==> flow/design.v <==
module smart_light_system (
    input wire clk,
    input wire reset_n,
    input wire pir_input_1,
    input wire pir_input_2,
    output reg led_output_1,
    output reg led_output_2
);
parameter integer HOLD_TIME = 50_000_000;  
parameter WAITING     = 2'b00;
parameter DETECTED    = 2'b01;
parameter LED_ON_HOLD = 2'b10;
reg [1:0] state_1;
reg [25:0] counter_1;
always @(posedge clk or negedge reset_n) begin
    if (!reset_n) begin
        state_1 <= WAITING;
        counter_1 <= 0;
        led_output_1 <= 0;
    end else begin
        case (state_1)
            WAITING: begin
                if (pir_input_1) begin
                    state_1 <= DETECTED;
                    led_output_1 <= 1;
                    counter_1 <= HOLD_TIME;
                end
            end
            DETECTED: begin
                if (!pir_input_1) begin
                    state_1 <= LED_ON_HOLD;
                end
            end
            LED_ON_HOLD: begin
                if (counter_1 > 0)
                    counter_1 <= counter_1 - 1;
                else begin
                    state_1 <= WAITING;
                    led_output_1 <= 0;
                end
            end
        endcase
    end
end
reg [1:0] state_2;
reg [25:0] counter_2;
always @(posedge clk or negedge reset_n) begin
    if (!reset_n) begin
        state_2 <= WAITING;
        counter_2 <= 0;
        led_output_2 <= 0;
    end else begin
        case (state_2)
            WAITING: begin
                if (pir_input_2) begin
                    state_2 <= DETECTED;
                    led_output_2 <= 1;
                    counter_2 <= HOLD_TIME;
                end
            end
            DETECTED: begin
                if (!pir_input_2) begin
                    state_2 <= LED_ON_HOLD;
                end
            end
            LED_ON_HOLD: begin
                if (counter_2 > 0)
                    counter_2 <= counter_2 - 1;
                else begin
                    state_2 <= WAITING;
                    led_output_2 <= 0;
                end
            end
        endcase
    end
end
endmodule
# == Step by step through the tools: smart_light_system ==
# The steps from the RTL of smart_light_system to its reports follow in flow order.
# Line numbers count from 1 in the design file above.
# Operators carry their Yosys type and port widths (W data, S select, Z words).
# The mark - stands for no value.
# setup
design,smart_light_system
clock,clk
lib,sky130hd
lib_corner,tt_025C_1v80

# == After elaboration ==
# Counts by Yosys on the flattened word-level netlist (proc, flatten, opt, wreduce; memories kept). Register bits leave out memories and registers merged into their read ports (data or address). Print and check cells are left out. Cells with the same type and inputs are merged into one.
# word_totals
regBits,58
input_bits,4
out_inout_bits,2
elab_cells,54
# classes
n_addsub,2
compare,2
equal,12
n_mux,20
n_reduce_logical,12
# op_table
operator,n
$pmux W26 S2,2
$mux W26,4
$sub A26 B1 Y26 const B,2
$gt A26 B1 Y1 const B,2
$ne A2 B2 Y1 const B,8
$reduce_and A3 Y1,4
$pmux W2 S3,2
$mux W2,6
$reduce_and A4 Y1,2
$reduce_bool A3 Y1,2
$eq A2 B1 Y1 const B,2
$eq A2 B2 Y1 const B,2
$logic_not A2 Y1,2
$reduce_bool A2 Y1,2
$pmux W1 S2,2
$mux W1,4

# == Logic depth ==
# Depth = most cells in a row (Yosys ltp): at word level without a register or memory, in the mapped netlist without a sequential cell, where the memories' decode and read muxes count.
# logic_depth
ltp_word,3
ABC_AREA,0
mapped_depth,9
depth_no_buf,7

# == Netlist ==
# The flow's flattened synthesis, as Yosys stat reports it; memories are mapped. The netlist is that of the ABC_AREA named above (0 if unset); the other value can give another one.
# synth_totals
cells,338
synth_area_um2,3220.6
ff_cells,60
# types
cell_type,n
sky130_fd_sc_hd__dfrtp_1,58
sky130_fd_sc_hd__or4_1,22
sky130_fd_sc_hd__o31ai_1,17
sky130_fd_sc_hd__or3_1,19
sky130_fd_sc_hd__o21ai_0,23
sky130_fd_sc_hd__xor2_1,10
sky130_fd_sc_hd__a21oi_1,17
sky130_fd_sc_hd__nand2_1,21
sky130_fd_sc_hd__nand3_1,15
sky130_fd_sc_hd__nor4_1,12
sky130_fd_sc_hd__nor2_1,19
sky130_fd_sc_hd__dfstp_2,2
sky130_fd_sc_hd__a31oi_1,7
sky130_fd_sc_hd__mux2i_1,4
sky130_fd_sc_hd__clkbuf_1,10
sky130_fd_sc_hd__inv_1,10
sky130_fd_sc_hd__nand2b_1,6
sky130_fd_sc_hd__and4_1,4
# Not listed: further types 28, cells in them 62.

# == Path before layout ==
# Source: OpenSTA report_checks on the synthesized netlist (no wires, ideal clock, input and output delay 20% of the period each), path of least setup slack; recovery checks are left aside. Register names are those of the netlist, which keeps one name where synthesis merged equal registers.
# synth_timing
path_type,reg2reg
from,register counter_1[5]
to,register counter_1[21]
clock_period_ns,3.17
setup_time_ns,0.132
launch_ns,0.000
t_arrival_ns,2.472
t_required_ns,3.038
path_slack_ns,0.566
path_delay_ns,2.604
stages,7
path_buffers,1
period_less_setup_slack_ns,2.604
# "path_delay_ns" is the arrival time less input delay plus setup time.
# "stages" counts driving pins, that of a launching flip-flop among them; a cell with two outputs on the path counts twice.
# "period_less_setup_slack_ns" = period - worst setup slack (recovery checks aside). The figure is calculated, with input and output delays left at 20% of the set period.
# The rows between start and end are the longest chain of elaborated cells between them; the timing report does not say that the signal goes this way. Where chains are equally long, one stands for them.
# A line is the first line of the expression or statement that the cell stems from. Yosys adds cells for indexed reads and writes and turns some case tables into memories.
# A register here has more assigning lines than the two given.
# synth_via
cell_sequence,sky130_fd_sc_hd__dfrtp_1 sky130_fd_sc_hd__or4_4 sky130_fd_sc_hd__or4_4 sky130_fd_sc_hd__or4b_1 sky130_fd_sc_hd__buf_2 sky130_fd_sc_hd__o31ai_2 sky130_fd_sc_hd__or3b_1
elab_chain_len,3
cells_between,6
# synth_rtl
element,line_no,text
start: declaration,14,reg [25:0] counter_1;
start: assignment,18,counter_1 <= 0;
start: assignment,36,counter_1 <= counter_1 - 1;
$sub A26 B1 Y26,36,
$mux W26,35,if (counter_1 > 0)
$pmux W26 S2,21,case (state_1)
end: assignment,18,
end: assignment,36,
end: declaration,14,

# == Timing after layout ==
# From the final timing report of flow run A: the path of least setup slack in the routed layout; clock arrival at registers is part of the times.
# layout_timing
path_type,reg2reg
from,register counter_1[4]
to,register counter_1[21]
clock_period_ns,4.85
setup_time_ns,0.12
launch_ns,0.34
t_arrival_ns,3.56
t_required_ns,5.06
path_slack_ns,1.50
stages,7
path_buffers,1
# The rows between start and end are the longest chain of elaborated cells between them; the timing report does not say that the signal goes this way. Where chains are equally long, one stands for them.
# A register here has more assigning lines than the two given.
# layout_via
cell_sequence,sky130_fd_sc_hd__dfrtp_1 sky130_fd_sc_hd__or4_4 sky130_fd_sc_hd__or4_4 sky130_fd_sc_hd__o31ai_2 sky130_fd_sc_hd__buf_4 sky130_fd_sc_hd__nor4_1 sky130_fd_sc_hd__or3b_1
elab_chain_len,3
cells_between,6
# layout_rtl
element,line_no,text
start: declaration,14,reg [25:0] counter_1;
start: assignment,18,counter_1 <= 0;
start: assignment,36,counter_1 <= counter_1 - 1;
$sub A26 B1 Y26,36,
$mux W26,35,if (counter_1 > 0)
$pmux W26 S2,21,case (state_1)
end: assignment,18,
end: assignment,36,
end: declaration,14,

# Record of 2 stored runs of the RTL-to-layout flow on smart_light_system, platform sky130hd. The runs are unordered. Constraints: input delay and output delay 20% of the set period each, output load 0.01 pF.
# By "period_less_ws_ns" is meant the clock period of the run minus its worst setup slack. This is arithmetic on one report: input and output delays are still those of the set period (20% each).
# By "worst_setup_path_time_ns" is meant the share of the clock period that the worst setup path is allowed (20% is reserved at inputs, 20% at outputs), minus its slack. Clock arrival times at its registers enter into it.
# "power_total_mw" rests on the timing tool's default activity at the inputs, not on a simulated workload.
# A setting shown as n/a is not set for that run.
item,flow run A,flow run B
period_ns,4.85,2.43
CORE_UTILIZATION,27,48
PLACE_DENSITY,0.53,n/a
CORE_ASPECT_RATIO,1.81,n/a
CELL_PAD_IN_SITES_DETAIL_PLACEMENT,1,n/a
TNS_END_PERCENT,80,n/a
CAP_MARGIN,25,20
SLEW_MARGIN,15,30
MIN_ROUTING_LAYER,met1,n/a
CORE_MARGIN,2,9
SETUP_SLACK_MARGIN,n/a,0.21
PLACE_DENSITY_LB_ADDON,n/a,0.24
CELL_PAD_IN_SITES_GLOBAL_PLACEMENT,n/a,0
MAX_ROUTING_LAYER,n/a,met5
post_synth_area_um2,3220.6,3220.6
final_util_pct,31.7,72.7
worst_setup_slack_ns,1.499,-0.122
power_total_mw,2.312,6.102
worst_setup_path_time_ns,3.35,2.55
critical_path_kind,reg2reg,reg2reg
fin_tns_ns,0.000,-0.437
cell_area_final_um2,3681.0,4667.0
die_um2,12856.6,9982.0
period_less_ws_ns,3.351,2.552
