==> flow/design.v <==
module StepperControl(
    input clk,                    
    input [1:0] switch_pos,       
    input stop_Up,                
    input stop_Down,              
    output reg [3:0] step_out     
);
    parameter STEP_DELAY = 100_000;  
    reg [22:0] step_timer = 0;        
    reg [2:0] step_index = 0;         
    reg [3:0] step_sequence [0:7];
    initial begin
        step_sequence[0] = 4'b1000;  
        step_sequence[1] = 4'b1100;  
        step_sequence[2] = 4'b0100;  
        step_sequence[3] = 4'b0110;  
        step_sequence[4] = 4'b0010;  
        step_sequence[5] = 4'b0011;  
        step_sequence[6] = 4'b0001;  
        step_sequence[7] = 4'b1001;  
    end
    always @(posedge clk) begin
        if (step_timer >= STEP_DELAY) begin
            step_timer <= 0;
            case (switch_pos)
                2'b01: begin
                    if (stop_Up != 0) begin
                        if (step_index < 7)
                            step_index <= step_index + 1;
                        else
                            step_index <= 0;
                    end
                end
                2'b10: begin
                    if (stop_Down != 0) begin
                        if (step_index > 0)
                            step_index <= step_index - 1;
                        else
                            step_index <= 7;
                    end
                end
                default: begin
                    step_index <= step_index;
                end
            endcase
        end else begin
            step_timer <= step_timer + 1;
        end
        step_out <= step_sequence[step_index];
    end
endmodule
* From RTL to reports: StepperControl
What the tools print for StepperControl, step after step.
Lines are those of the file above, counted from 1.
Cell names lack the library's common part.
A cell with -- has no value.
- Design top :: StepperControl
- Clock input :: clk
- Cell library :: sky130hd
- Timing corner :: tt_025C_1v80

* After elaboration
Source: Yosys, flattened and elaborated, memories not mapped. Widths are those after wreduce. Registers that Yosys merges into a memory's read port (data or address) are not register bits. Print and check cells do not count. Equal cells are merged and count once.
Memory sizes are those after Yosys's memory passes, which may raise the word count (mostly to a power of two), join words into wider ones and drop unused or constant bits.
- Register bits :: 26
- Memory bits (read-only) :: 32
- Clocked read ports x word width :: 4
- Memory cells :: 1
- Input bits :: 5
- Output and inout bits :: 4
- Word-level cells :: 20
- $add $sub $neg :: 3
- Magnitude comparators :: 3
- Equality and inequality tests :: 4
- Multiplexer cells :: 5
- Reduce/logical cells :: 2
** Memories
- step_sequence :: depth 8, width 4, rd ports 1, write ports 0, line 11 : reg [3:0] step_sequence [0:7];
** Operator list (count)
- 23-bit by 1-bit adder with 23-bit output with constant B :: 1
- 23-bit by 17-bit greater-or-equal comparator with 1-bit output with constant B :: 1
- 3-bit 2-to-1 mux :: 4
- 3-bit case mux with 2-bit select :: 1
- 2-bit inequality test with constant B :: 2
- 4-bit AND reduction :: 1
- 3-bit by 1-bit adder with 3-bit output with constant B :: 1
- 3-bit by 1-bit subtractor with 3-bit output with constant B :: 1
- 3-bit by 1-bit > comparator with 1-bit output with constant B :: 1
- 3-bit < comparator with constant B :: 1
- 2-bit by 1-bit == test with 1-bit output with constant B :: 1
- 2-bit == test with constant B :: 1
- 2-bit nonzero test :: 1

* Logic depth
Longest topological path by Yosys (ltp), each cell counted once; first at word level (registers and memories cut), then after technology mapping (sequential cells cut; the memories' decode and read muxes count).
- Depth in word-level cells :: 4
- ABC_AREA :: 0
- Gate-level depth with buffers :: 5
- Mapped depth without buffers :: 5

* After synthesis
The flow's flattened synthesis, as Yosys stat reports it; memories are mapped. The netlist is that of the ABC_AREA named above (0 if unset); the other value can give another one.
The area totals of this step are shown rounded.
- Standard cells after synthesis :: 140
- Cell area after synthesis :: 1300 um^2
- Sequential part of the area :: 630 um^2
- Mapped flip-flops :: 30
- Buffer cells :: 4
** Cell types
- dfxtp_1 :: count 27, area in all 540.518 um^2
- xnor2_1 :: count 11, area in all 96.342 um^2
- edfxtp_1 :: count 3, area in all 90.086 um^2
- nor3_1 :: count 18, area in all 90.086 um^2
- ha_1 :: count 7, area in all 87.584 um^2
- nor4_1 :: count 8, area in all 50.048 um^2
- inv_1 :: count 11, area in all 41.29 um^2
- nand2_1 :: count 8, area in all 30.029 um^2
- nand3_1 :: count 6, area in all 30.029 um^2
- o21ai_0 :: count 6, area in all 30.029 um^2
- nor2_1 :: count 7, area in all 26.275 um^2
- nand4_4 :: count 1, area in all 21.27 um^2
- nand4_1 :: count 3, area in all 18.768 um^2
- xor2_1 :: count 2, area in all 17.517 um^2
- a21oi_4 :: count 1, area in all 16.266 um^2
- a211oi_2 :: count 1, area in all 12.512 um^2
- buf_6 :: count 1, area in all 11.261 um^2
- mux2_2 :: count 1, area in all 11.261 um^2
Other cell types: 17; their cells: 18.

* Worst setup path after synthesis
Path of least setup slack by OpenSTA after synthesis, without wires, with an ideal clock, recovery checks aside; 20% of the period is set as input and as output delay. Where synthesis merged equal registers, the netlist keeps one of their names.
- Path kind :: input port to flip-flop
- From :: input port switch_pos[0]
- To :: register step_index[0]
- Clock period :: 2840 ps
- External input delay :: 568 ps
- Library setup time :: 296 ps
- Launch time at the first pin :: 568 ps
- Arrival :: 1273 ps
- Data required time :: 2544 ps
- Path slack :: 1271 ps
- Delay of the path :: 1001 ps
- Driving pins on the path :: 5
- Path buffers :: 0
- Synthesis period reached :: 1569 ps
"delay of the path" = arrival - input delay + setup time.
"driving pins on the path" counts driving pins, that of a launching flip-flop among them; a cell with two outputs on the path counts twice.
"synthesis period reached" = period - worst setup slack (recovery checks aside). The figure is calculated, with input and output delays left at 20% of the set period.
The rows between start and end are the longest chain of elaborated cells between them; the timing report does not say that the signal goes this way. Where chains are equally long, one stands for them.
A line is the first line of the expression or statement that the cell stems from. Yosys adds cells for indexed reads and writes and turns some case tables into memories.
A register here has more assigning lines than the two given.
Only ways into the end's enable, where the timed path ends, are counted here.
- Cell sequence :: inv_1 ha_1 a21oi_1 o21ai_0 o21ba_2
- Cells in the longest elaborated chain :: 3
- Elaborated cells on any way between the ends :: 6
- Source lines of those cells :: 1
- Those cells by class :: eq/ne: 4; reduce/logical: 2
** Ends and longest elaborated chain, post-synthesis
- start: declaration :: line 3 : input [1:0] switch_pos,
- 2-bit == test :: line 25 : case (switch_pos)
- 2-bit nonzero test
- 4-bit AND reduction
- end: assignment :: line 29 : step_index <= step_index + 1;
- end: assignment :: line 37 : step_index <= step_index - 1;
- end: declaration :: line 10 : reg [2:0] step_index = 0;

* Worst path after layout
Path of least setup slack in the final report of stored run 1 (OpenROAD, finished layout, wires in). Where an end is a register, its clock arrival counts in the times.
The path's times are printed in steps of 10 ps; the period is the one set.
- Path kind :: flip-flop to flip-flop
- From :: register step_timer[5]
- To :: register step_index[0]
- Clock period :: 2270 ps
- Library setup time :: 280 ps
- Launch time at the first pin :: 320 ps
- Arrival :: 1750 ps
- Data required time :: 2300 ps
- Path slack :: 550 ps
- Driving pins on the path :: 5
- Path buffers :: 0
The rows between start and end are the longest chain of elaborated cells between them; the timing report does not say that the signal goes this way. Where chains are equally long, one stands for them.
A register here has more assigning lines than the two given.
- Cell sequence :: dfxtp_1 nor3_1 or3_4 a21oi_4 o21ba_2
- Cells in the longest elaborated chain :: 2
- Elaborated cells on any way between the ends :: 2
- Source lines of those cells :: 1
- Those cells by class :: compare: 1; reduce/logical: 1
** Ends and longest elaborated chain, after layout
- start: declaration :: line 9 : reg [22:0] step_timer = 0;
- start: assignment :: line 24 : step_timer <= 0;
- start: assignment :: line 47 : step_timer <= step_timer + 1;
- 23-bit by 17-bit greater-or-equal comparator with 1-bit output :: line 23 : if (step_timer >= STEP_DELAY) begin
- 4-bit AND reduction
- end: assignment :: line 29 : step_index <= step_index + 1;
- end: assignment :: line 37 : step_index <= step_index - 1;
- end: declaration :: line 10 : reg [2:0] step_index = 0;

StepperControl through Yosys and OpenROAD on sky130hd: 2 stored runs, unordered, with their settings and measured results. The constraints put input and output delay at 20% of the set period each and load the outputs with 0.01 pF.
"critical path time" is the time allowed to the run's worst setup path (the clock period less input and output delay, where it has them) less its slack. Clock arrival times count: a late capture clock shortens it, a late launch clock lengthens it.
"critical path time" is known to 10 ps.
Measured values are rounded.

* Stored run 1
** Files
==> flow/run.sh <==
#!/bin/bash
# the make line also repeats the synthesis and layout settings of config.mk as NAME=value (left out here)
make -C /OpenROAD-flow-scripts/flow DESIGN_CONFIG=/design/flow/config.mk WORK_HOME=/design/flow/orfs CLKGATE_MAP_FILE= finish
==> flow/config.mk <==
export PLATFORM = sky130hd
export DESIGN_NAME = StepperControl
export DESIGN_NICKNAME = StepperControl
export VERILOG_FILES = /design/flow/design.v
export SDC_FILE = /design/flow/constraint.sdc
export NUM_CORES = 4
export LEC_CHECK = 0
export CAP_MARGIN = 20
export CORE_MARGIN = 2
export CORE_UTILIZATION = 40
export SLEW_MARGIN = 20
==> flow/constraint.sdc <==
create_clock -name core_clock -period 2.27 [get_ports {clk}]
set_input_delay 0.4540 -clock core_clock [delete_from_list [all_inputs] [get_ports {clk}]]
set_output_delay 0.4540 -clock core_clock [all_outputs]
set_load 0.01 [all_outputs]
** Results
- Synthesis area :: 1300 um^2
- Die outline area :: 3800 um^2
- Standard-cell area after layout :: 1600 um^2
- Lowest setup slack :: 550 ps
- Worst-case hold slack :: 520 ps
- Critical path time :: 1720 ps
- Type of the worst setup path :: flip-flop to flip-flop

* Stored run 2
** Files
==> flow/run.sh <==
#!/bin/bash
# the make line also repeats the synthesis and layout settings of config.mk as NAME=value (left out here)
make -C /OpenROAD-flow-scripts/flow DESIGN_CONFIG=/design/flow/config.mk WORK_HOME=/design/flow/orfs CLKGATE_MAP_FILE= finish
==> flow/config.mk <==
export PLATFORM = sky130hd
export DESIGN_NAME = StepperControl
export DESIGN_NICKNAME = StepperControl
export VERILOG_FILES = /design/flow/design.v
export SDC_FILE = /design/flow/constraint.sdc
export NUM_CORES = 4
export LEC_CHECK = 0
export ABC_AREA = 1
export CAP_MARGIN = 15
export CELL_PAD_IN_SITES_DETAIL_PLACEMENT = 1
export CORE_MARGIN = 3
export CORE_UTILIZATION = 18
export CTS_CLUSTER_DIAMETER = 102
export GPL_ROUTABILITY_DRIVEN = 0
export PLACE_DENSITY_LB_ADDON = 0.15
export SLEW_MARGIN = 5
==> flow/constraint.sdc <==
create_clock -name core_clock -period 2.36 [get_ports {clk}]
set_input_delay 0.4720 -clock core_clock [delete_from_list [all_inputs] [get_ports {clk}]]
set_output_delay 0.4720 -clock core_clock [all_outputs]
set_load 0.01 [all_outputs]
** Results
- Synthesis area :: 1400 um^2
- Die outline area :: 8900 um^2
- Standard-cell area after layout :: 1800 um^2
- Lowest setup slack :: 520 ps
- Worst-case hold slack :: 490 ps
- Critical path time :: 1370 ps
- Type of the worst setup path :: input port to flip-flop
